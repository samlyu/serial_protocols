==> flow/design.v <==
`timescale 1ns/1ps
module spi_daisy
#(
	parameter	CLK_FREQ = 50_000_000,
				SPI_FREQ = 5_000_000,
				DATA_WIDTH = 8,
				CPOL = 0,	 
				CPHA = 0	 
)
(
	input	clk, arstn,
	input	spi_m_start,
	input	[DATA_WIDTH-1:0]	data_m_send, data_s1_send, data_s2_send,
	output	spi_m_done, spi_s1_done, spi_s2_done,
	output	[DATA_WIDTH-1:0]	data_m_recv, data_s1_recv, data_s2_recv
);
wire	sclk, csn, mosi, miso, s1_miso_s2_mosi;
spi_master
#(
	.CLK_FREQ(CLK_FREQ),
	.SPI_FREQ(SPI_FREQ),
	.DATA_WIDTH(DATA_WIDTH),
	.CPOL(CPOL),
	.CPHA(CPHA)
)
spi_master_inst
(
	.clk(clk),
	.arstn(arstn),
	.data_send(data_m_send),
	.spi_start(spi_m_start),
	.sclk(sclk),
	.csn(csn),
	.miso(miso),
	.mosi(mosi),
	.spi_done(spi_m_done),
	.data_recv(data_m_recv)
);
spi_slave
#(
	.CLK_FREQ(CLK_FREQ),
	.SPI_FREQ(SPI_FREQ),
	.DATA_WIDTH(DATA_WIDTH),
	.CPOL(CPOL),
	.CPHA(CPHA)
)
spi_slave_1_inst
(
	.clk(clk),
	.arstn(arstn),
	.data_send(data_s1_send),
	.sclk(sclk),
	.csn(csn),
	.miso(s1_miso_s2_mosi),
	.mosi(mosi),
	.spi_done(spi_s1_done),
	.data_recv(data_s1_recv)
);
spi_slave
#(
	.CLK_FREQ(CLK_FREQ),
	.SPI_FREQ(SPI_FREQ),
	.DATA_WIDTH(DATA_WIDTH),
	.CPOL(CPOL),
	.CPHA(CPHA)
)
spi_slave_2_inst
(
	.clk(clk),
	.arstn(arstn),
	.data_send(data_s2_send),
	.sclk(sclk),
	.csn(csn),
	.miso(miso),
	.mosi(s1_miso_s2_mosi),
	.spi_done(spi_s2_done),
	.data_recv(data_s2_recv)
);
endmodule
`timescale 1ns/1ps
module spi_master
#(
	parameter	CLK_FREQ = 50_000_000,
				SPI_FREQ = 5_000_000,
				DATA_WIDTH = 8,
				CPOL = 0,	 
				CPHA = 0	 
)
(
	input	clk, arstn,
	input	[DATA_WIDTH-1:0]	data_send,
	input	spi_start,
	output	reg	sclk, csn,
	output	mosi,
	input	miso,
	output	reg	spi_done,
	output	reg	[DATA_WIDTH-1:0]	data_recv
);
localparam	IDLE = 2'd0, LOAD = 2'd1, PROC = 2'd2, DONE = 2'd3;
reg [1:0]	current_state, next_state;
localparam	FREQ_COUNT = CLK_FREQ / SPI_FREQ / 2 - 1;
localparam	COUNT_WIDTH = log2(FREQ_COUNT);
reg	clk_count_en;
reg [COUNT_WIDTH-1:0]	clk_count;
reg	sclk_reg;
wire	sclk_pos, sclk_neg;
localparam	SHIFT_WIDTH = log2(DATA_WIDTH);
reg [SHIFT_WIDTH-1:0]	shift_count, sample_count;
reg [DATA_WIDTH-1:0]	data_reg;
wire	shift_en, sample_en;
always@(posedge clk or negedge arstn) begin
	if(~arstn)
		clk_count <= 'd0;
	else begin
		if(clk_count_en) begin
			if(clk_count == FREQ_COUNT)
				clk_count <= 'd0;
			else
				clk_count <= clk_count + 1'b1;
		end
		else begin
			clk_count <= 'd0;
		end
	end
end
always@(posedge clk or negedge arstn) begin
	if(~arstn)
		sclk <= CPOL;
	else if(CPHA == 1 && spi_start)
		sclk <= ~CPOL;
	else if(clk_count_en && clk_count == FREQ_COUNT)
		sclk <= ~sclk;
	else if(next_state == IDLE)
		sclk <= CPOL;
end
always@(posedge clk or negedge arstn) begin
	if(~arstn) begin
		sclk_reg <= CPOL;
	end
	else begin
		if(clk_count_en) begin
			sclk_reg <= sclk;
		end
		else begin
			sclk_reg <= CPOL;
		end
	end
end
assign sclk_pos = sclk & ~sclk_reg;
assign sclk_neg = ~sclk & sclk_reg;
generate
	case(CPHA ^ CPOL)
		0:	begin
			assign sample_en = sclk_pos;
			assign shift_en = sclk_neg;
		end
		1:	begin
			assign sample_en = sclk_neg;
			assign shift_en = sclk_pos;
		end
		default:	begin  
			assign sample_en = sclk_pos;
			assign shift_en = sclk_neg;
		end
	endcase
endgenerate
always@(*) begin
	case(current_state)
		IDLE:	next_state = spi_start ? LOAD : IDLE;
		LOAD:	next_state = PROC;
		PROC:	begin
			if(CPHA == 0)
				next_state = (shift_count == DATA_WIDTH-1 && sample_count == DATA_WIDTH && clk_count == FREQ_COUNT) ? DONE : PROC;
			else
				next_state = (shift_count == DATA_WIDTH && sample_count == DATA_WIDTH && clk_count == FREQ_COUNT) ? DONE : PROC;
		end
		DONE:	next_state = IDLE;
		default:	next_state = IDLE;
	endcase
end
always@(posedge clk or negedge arstn) begin
	if(~arstn)
		current_state <= IDLE;
	else
		current_state <= next_state;
end
always@(posedge clk or negedge arstn) begin
	if(~arstn) begin
		clk_count_en <= 1'b0;
		spi_done <= 1'b0;
		csn <= 1'b1;
		shift_count <= 'd0;
		sample_count <= 'd0;
		data_reg <= 'd0;
		data_recv <= 'd0;
	end
	else begin
		case(next_state)
			IDLE:	begin
				clk_count_en <= 1'b0;
				spi_done <= 1'b0;
				csn <= 1'b1;
				shift_count <= 'd0;
				sample_count <= 'd0;
				data_reg <= 'd0;
				data_recv <= 'd0;
			end
			LOAD:	begin
				clk_count_en <= 1'b1;
				spi_done <= 1'b0;
				shift_count <= 'd0;
				sample_count <= 'd0;
				data_reg <= data_send;
				data_recv <= 'd0;
				csn <= 1'b0;
			end
			PROC:	begin
				clk_count_en <= 1'b1;
				spi_done <= 1'b0;
				if(shift_en) begin
					shift_count <= shift_count + 1'b1;
					if(CPHA == 0 || (CPHA == 1 && shift_count != 0))
						data_reg <= {data_reg[DATA_WIDTH-1-1:0], 1'b0};
				end
				if(sample_en) begin
					sample_count <= sample_count + 1'b1;
					data_recv <= {data_recv[DATA_WIDTH-1-1:0], miso};
				end
			end
			DONE:	begin
				clk_count_en <= 1'b0;
				spi_done <= 1'b1;
				csn <= 1'b1;
				shift_count <= 'd0;
				sample_count <= 'd0;
				data_reg <= 'd0;
			end
			default:	begin
				clk_count_en <= 1'b0;
				spi_done <= 1'b0;
				csn <= 1'b1;
				shift_count <= 'd0;
				sample_count <= 'd0;
				data_reg <= 'd0;
				data_recv <= 'd0;
			end
		endcase
	end
end
assign mosi = data_reg[DATA_WIDTH-1];
function integer log2(input integer x);
begin
	log2 = 0;
	while(x >> log2)
		log2 = log2 + 1;
end
endfunction
endmodule
`timescale 1ns/1ps
module spi_slave
#(
	parameter	CLK_FREQ = 50_000_000,
				SPI_FREQ = 5_000_000,
				DATA_WIDTH = 8,
				CPOL = 0,	 
				CPHA = 0	 
)
(
	input	clk, arstn,
	input	[DATA_WIDTH-1:0]	data_send,
	input	sclk, csn, mosi,
	output	miso,
	output	reg	spi_done,
	output	reg	[DATA_WIDTH-1:0]	data_recv
);
localparam	IDLE = 2'd0, LOAD = 2'd1, PROC = 2'd2, DONE = 2'd3;
reg [1:0]	current_state, next_state;
reg		sclk_reg, csn_reg;
wire	sclk_pos, sclk_neg, csn_neg;
localparam	SHIFT_WIDTH = log2(DATA_WIDTH);
reg [SHIFT_WIDTH-1:0]	shift_count, sample_count;
reg [DATA_WIDTH-1:0]	data_reg;
wire	shift_en, sample_en;
always@(posedge clk or negedge arstn) begin
	if(~arstn) begin
		sclk_reg <= CPOL;
	end
	else begin
		sclk_reg <= sclk;
	end
end
assign sclk_pos = sclk & ~sclk_reg;
assign sclk_neg = ~sclk & sclk_reg;
generate
	case(CPHA ^ CPOL)
		0:	begin
			assign sample_en = sclk_pos;
			assign shift_en = sclk_neg;
		end
		1:	begin
			assign sample_en = sclk_neg;
			assign shift_en = sclk_pos;
		end
		default:	begin  
			assign sample_en = sclk_pos;
			assign shift_en = sclk_neg;
		end
	endcase
endgenerate
always@(posedge clk or negedge arstn) begin
	if(~arstn) begin
		csn_reg <= 1'b1;
	end
	else begin
		csn_reg <= csn;
	end
end
assign csn_neg = csn_reg & ~csn;
always@(*) begin
	case(current_state)
		IDLE:	next_state = csn_neg ? LOAD : IDLE;
		LOAD:	next_state = PROC;
		PROC:	next_state = (shift_count == DATA_WIDTH && sample_count == DATA_WIDTH) ? DONE : PROC;
		DONE:	next_state = IDLE;
		default:	next_state = IDLE;
	endcase
end
always@(posedge clk or negedge arstn) begin
	if(~arstn)
		current_state <= IDLE;
	else
		current_state <= next_state;
end
always@(posedge clk or negedge arstn) begin
	if(~arstn) begin
		spi_done <= 1'b0;
		shift_count <= 'd0;
		sample_count <= 'd0;
		data_reg <= 'd0;
		data_recv <= 'd0;
	end
	else begin
		case(next_state)
			IDLE:	begin
				spi_done <= 1'b0;
				shift_count <= 'd0;
				sample_count <= 'd0;
				data_reg <= 'd0;
				data_recv <= 'd0;
			end
			LOAD:	begin
				spi_done <= 1'b0;
				shift_count <= 'd0;
				sample_count <= 'd0;
				data_reg <= data_send;
				data_recv <= 'd0;
			end
			PROC:	begin
				spi_done <= 1'b0;
					if(shift_en) begin
						shift_count <= shift_count + 1'b1;
						data_reg <= {data_reg[DATA_WIDTH-1-1:0], 1'b0};
					end
					if(sample_en) begin
						sample_count <= sample_count + 1'b1;
						data_recv <= {data_recv[DATA_WIDTH-1-1:0], mosi};
					end
			end
			DONE:	begin
				spi_done <= 1'b1;
				shift_count <= 'd0;
				sample_count <= 'd0;
				data_reg <= 'd0;
			end
			default:	begin
				spi_done <= 1'b0;
				shift_count <= 'd0;
				sample_count <= 'd0;
				data_reg <= 'd0;
				data_recv <= 'd0;
			end
		endcase
	end
end
assign miso = data_reg[DATA_WIDTH-1];
function integer log2(input integer x);
begin
	log2 = 0;
	while(x >> log2)
		log2 = log2 + 1;
end
endfunction
endmodule
== Tool chain data of spi_daisy ==
Tool output for the design above, in the order of the flow.
Lines are those of the file above, counted from 1.
Operators carry their Yosys type and port widths (W data, S select, Z words).
Library cell names are shortened.
Not given: --

* Design top: spi_daisy
* Clock input: clk
* Cell library: sky130hd
* Library corner: tt_025C_1v80

== After elaboration ==
Yosys after proc, flatten, opt, wreduce and memory -nomap, before mapping. Memory bits, and registers merged into a memory's read port (data or address), are not among the register bits. Print and check cells are not counted. Equal cells are merged and count once.

* Register bits after elaboration: 90

* Reductions and logical operators: 47
* Add/sub/neg operators: 7
* Equality and inequality tests: 31
* Bitwise gates (word level): 9
* Mux-type cells: 42

{| class="wikitable"
|+ Operators with widths
! kind !! number
|-
| $pmux W8 S3 || 3
|-
| $pmux W8 S2 || 3
|-
| $pmux W4 S2 || 6
|-
| $mux W8 || 6
|-
| $eq A2 B2 Y1 const B || 12
|-
| $reduce_and A2 Y1 || 12
|-
| $add A4 B1 Y4 const B || 6
|-
| $pmux W2 S4 || 3
|-
| $mux W4 || 6
|-
| $eq A4 B4 Y1 const B || 5
|-
| $reduce_or A3 Y1 || 6
|-
| $reduce_bool A2 Y1 || 8
|-
| $reduce_or A2 Y1 || 7
|-
| $eq A2 B1 Y1 const B || 6
|-
| $logic_not A2 Y1 || 6
|-
| $ne A2 B1 Y1 const B || 5
|-
| $pmux W1 S2 || 5
|-
| $reduce_bool A3 Y1 || 3
|-
| $mux W1 || 8
|-
| $mux W3 || 2
|-
| $and A1 B1 Y1 || 5
|-
| $logic_and A1 B1 Y1 || 5
|-
| $not A1 Y1 || 4
|-
| $eq A4 B3 Y1 const B || 1
|-
| $add A3 B1 Y3 const B || 1
|-
| $eq A3 B3 Y1 const B || 1
|-
| $ne A2 B2 Y1 const B || 1
|}

== Longest topological paths ==
Longest topological path by Yosys (ltp), each cell counted once; first at word level (registers and memories cut), then after technology mapping (sequential cells cut; the memories' decode and read muxes count).

* Depth in word-level cells: 9
* ABC_AREA: 0
* Gate-level depth with buffers: 10

== Synthesis result ==
The flow's flattened synthesis, as Yosys stat reports it; memories are mapped. The netlist is that of the ABC_AREA named above (0 if unset); the other value can give another one.
The area totals of this step are shown rounded.

{| class="wikitable"
|+ Cells by type
! cell !! number
|-
| dfrtp_1 || 91
|-
| ha_1 || 16
|-
| nand2_1 || 50
|-
| a2bb2oi_1 || 15
|-
| dfstp_2 || 5
|-
| nor2_1 || 33
|-
| mux2i_1 || 11
|-
| inv_1 || 28
|-
| nand3_1 || 21
|-
| o21ai_0 || 19
|-
| a22o_1 || 9
|-
| mux2_2 || 7
|-
| and2_1 || 10
|-
| xor2_1 || 7
|-
| a31oi_1 || 8
|-
| a21oi_1 || 9
|-
| nand3b_1 || 6
|-
| a21o_1 || 5
|}

Other cell types: 32; their cells: 63.

* Cell area after synthesis: 4420 sq um
* Buffers: 15
* Flip-flops: 96
* Standard cells after synthesis: 413
* Sequential area: 2410 sq um

The figures by module come from a second, unflattened synthesis with its own total; it is not the netlist above.

* Cell total of the unflattened synthesis: 404
* Area (unflattened synthesis): 4540 sq um

Each row is one instance without its submodules.

{| class="wikitable"
|+ By module
! module !! cells !! instances !! area (sq um)
|-
| spi_slave || 133 || 2 || 1460
|-
| spi_master || 138 || 1 || 1630
|-
| spi_daisy || 0 || 1 || 0.0
|}

== Worst setup path after synthesis ==
OpenSTA on the mapped netlist: ideal clock, no wires. The path of least setup slack (recovery checks aside). Input and output delay are each 20% of the period. Register names are those of the netlist, which keeps one name where synthesis merged equal registers.

* Path kind: register to register
* From: register spi_master_inst.shift_count[0]
* To: register spi_master_inst.data_reg[0]
* Setup slack: -0.107 ns
* Arrival time: 2.166 ns
* Buffers on the path: 0
* Data required time: 2.059 ns
* Stages on the path: 9
* Delay of the path: 2.287 ns
* Period: 2.18 ns
* Synthesis period reached: 2.287 ns

"delay of the path" is the arrival time less input delay plus setup time.
"stages on the path" counts driving pins, that of a launching flip-flop among them; a cell with two outputs on the path counts twice.
"synthesis period reached" = period - worst setup slack (recovery checks aside). The figure is calculated, with input and output delays left at 20% of the set period.
The rows between start and end are the longest chain of elaborated cells between them; the timing report does not say that the signal goes this way. Where chains are equally long, one stands for them.
A line is the first line of the expression or statement that the cell stems from. Yosys adds cells for indexed reads and writes and turns some case tables into memories.
A register here has more assigning lines than the two given.

* Cell sequence: dfrtp_1 -> ha_1 -> and4b_1 -> and3_2 -> nor2_1 -> ha_1 -> a21boi_0 -> nor2_1 -> a22o_1
* Cells in the longest elaborated chain: 9
* Elaborated cells between the ends (all ways): 14
* Classes of those cells: eq/ne: 5; mux: 3; reduce/logical: 6

{| class="wikitable"
|+ Ends and longest elaborated chain, after synthesis
! what !! RTL line !! RTL
|-
| from (decl) || 108 || <nowiki>reg [SHIFT_WIDTH-1:0] shift_count, sample_count;</nowiki>
|-
| from (assign) || 192 || <nowiki>shift_count <= 'd0;</nowiki>
|-
| from (assign) || 221 || <nowiki>shift_count <= shift_count + 1'b1;</nowiki>
|-
| $eq A4 B3 Y1 || 173 || <nowiki>next_state = (shift_count == DATA_WIDTH-1 && sample_count == DATA_WIDTH && clk_count == FREQ_COUNT) ? DONE : P ...</nowiki>
|-
| $logic_and A1 B1 Y1 x2 || 173 ||
|-
| $mux W1 || 173 ||
|-
| $pmux W2 S4 || 168 || <nowiki>case(current_state)</nowiki>
|-
| $eq A2 B2 Y1 || 198 || <nowiki>case(next_state)</nowiki>
|-
| $reduce_or A2 Y1 || -- ||
|-
| $reduce_bool A3 Y1 || -- ||
|-
| $reduce_and A2 Y1 || -- ||
|-
| to (assign) || 213 || <nowiki>data_reg <= data_send;</nowiki>
|-
| to (assign) || 223 || <nowiki>data_reg <= {data_reg[DATA_WIDTH-1-1:0], 1'b0};</nowiki>
|-
| to (decl) || 109 || <nowiki>reg [DATA_WIDTH-1:0] data_reg;</nowiki>
|}

== Worst path after layout ==
Path of least setup slack in the final report of stored run 1 (OpenROAD, finished layout, wires in). Where an end is a register, its clock arrival counts in the times.

* Path kind: register to register
* From: register spi_master_inst.clk_count[0]
* To: register spi_master_inst.data_recv[5]
* Buffers on the path: 1
* Stages on the path: 11
* Arrival time: 2.21 ns
* Period: 1.66 ns
* Data required time: 1.91 ns
* Setup slack: -0.30 ns

The rows between start and end are the longest chain of elaborated cells between them; the timing report does not say that the signal goes this way. Where chains are equally long, one stands for them.
A register here has more assigning lines than the two given.

* Cell sequence: dfrtp_1 -> inv_1 -> ha_2 -> and4b_4 -> and3_4 -> nor2_4 -> ha_4 -> buf_6 -> nor3_4 -> nor2_4 -> a22o_1
* Cells in the longest elaborated chain: 8
* Elaborated cells between the ends (all ways): 12
* Classes of those cells: eq/ne: 4; mux: 3; reduce/logical: 5

{| class="wikitable"
|+ Ends and longest elaborated chain, post-layout
! what !! RTL line !! RTL
|-
| from (decl) || 104 || <nowiki>reg [COUNT_WIDTH-1:0] clk_count;</nowiki>
|-
| from (assign) || 113 || <nowiki>clk_count <= 'd0;</nowiki>
|-
| from (assign) || 119 || <nowiki>clk_count <= clk_count + 1'b1;</nowiki>
|-
| $eq A3 B3 Y1 || 173 || <nowiki>next_state = (shift_count == DATA_WIDTH-1 && sample_count == DATA_WIDTH && clk_count == FREQ_COUNT) ? DONE : P ...</nowiki>
|-
| $logic_and A1 B1 Y1 || 173 ||
|-
| $mux W1 || 173 ||
|-
| $pmux W2 S4 || 168 || <nowiki>case(current_state)</nowiki>
|-
| $eq A2 B1 Y1 || 198 || <nowiki>case(next_state)</nowiki>
|-
| $reduce_or A2 Y1 || -- ||
|-
| $reduce_bool A2 Y1 || -- ||
|-
| $reduce_and A2 Y1 || -- ||
|-
| to (assign) || 195 || <nowiki>data_recv <= 'd0;</nowiki>
|-
| to (assign) || 227 || <nowiki>data_recv <= {data_recv[DATA_WIDTH-1-1:0], miso};</nowiki>
|-
| to (decl) || 97 || <nowiki>output reg [DATA_WIDTH-1:0] data_recv</nowiki>
|}

Lab notebook: spi_daisy

Stored flow runs of spi_daisy (2 of them; Yosys, OpenROAD, sky130hd). They differ in their settings and are not a sequence. Constraints: input delay and output delay 20% of the set period each, output load 0.01 pF.
By "period reached" is meant the clock period of the run minus its worst setup slack. This is arithmetic on one report: input and output delays are still those of the set period (20% each).
Results are given in rounded form.

=== Stored run 1 ===
{| class="wikitable"
! Setting !! Value
|-
| period_ns || 1.66
|-
| CORE_UTILIZATION || 15
|-
| PLACE_DENSITY_LB_ADDON || 0.21
|-
| CORE_ASPECT_RATIO || 1.79
|-
| CELL_PAD_IN_SITES_GLOBAL_PLACEMENT || 3
|-
| CELL_PAD_IN_SITES_DETAIL_PLACEMENT || 1
|-
| ABC_AREA || 0
|-
| GPL_TIMING_DRIVEN || 1
|-
| CTS_CLUSTER_SIZE || 26
|-
| CTS_CLUSTER_DIAMETER || 196
|-
| CAP_MARGIN || 30
|-
| SLEW_MARGIN || 25
|-
| MIN_ROUTING_LAYER || met1
|-
| MAX_ROUTING_LAYER || met4
|-
| CORE_MARGIN || 2
|-
! Result !! Value
|-
| Cell area after synthesis || 4420 sq um
|-
| Die outline area || 30900 sq um
|-
| Standard-cell area after routing || 6730 sq um
|-
| Utilization after routing || 23.0%
|-
| Setup slack of the critical path || -0.298 ns
|-
| Total negative slack || -5.70 ns
|-
| Period reached || 1.958 ns
|}

=== Stored run 2 ===
{| class="wikitable"
! Setting !! Value
|-
| period_ns || 2.88
|-
| CORE_UTILIZATION || 31
|-
| CAP_MARGIN || 20
|-
| CORE_MARGIN || 2
|-
| SLEW_MARGIN || 20
|-
! Result !! Value
|-
| Cell area after synthesis || 4420 sq um
|-
| Die outline area || 15200 sq um
|-
| Standard-cell area after routing || 5500 sq um
|-
| Utilization after routing || 39.6%
|-
| Setup slack of the critical path || 0.250 ns
|-
| Total negative slack || 0.000 ns
|-
| Period reached || 2.630 ns
|}
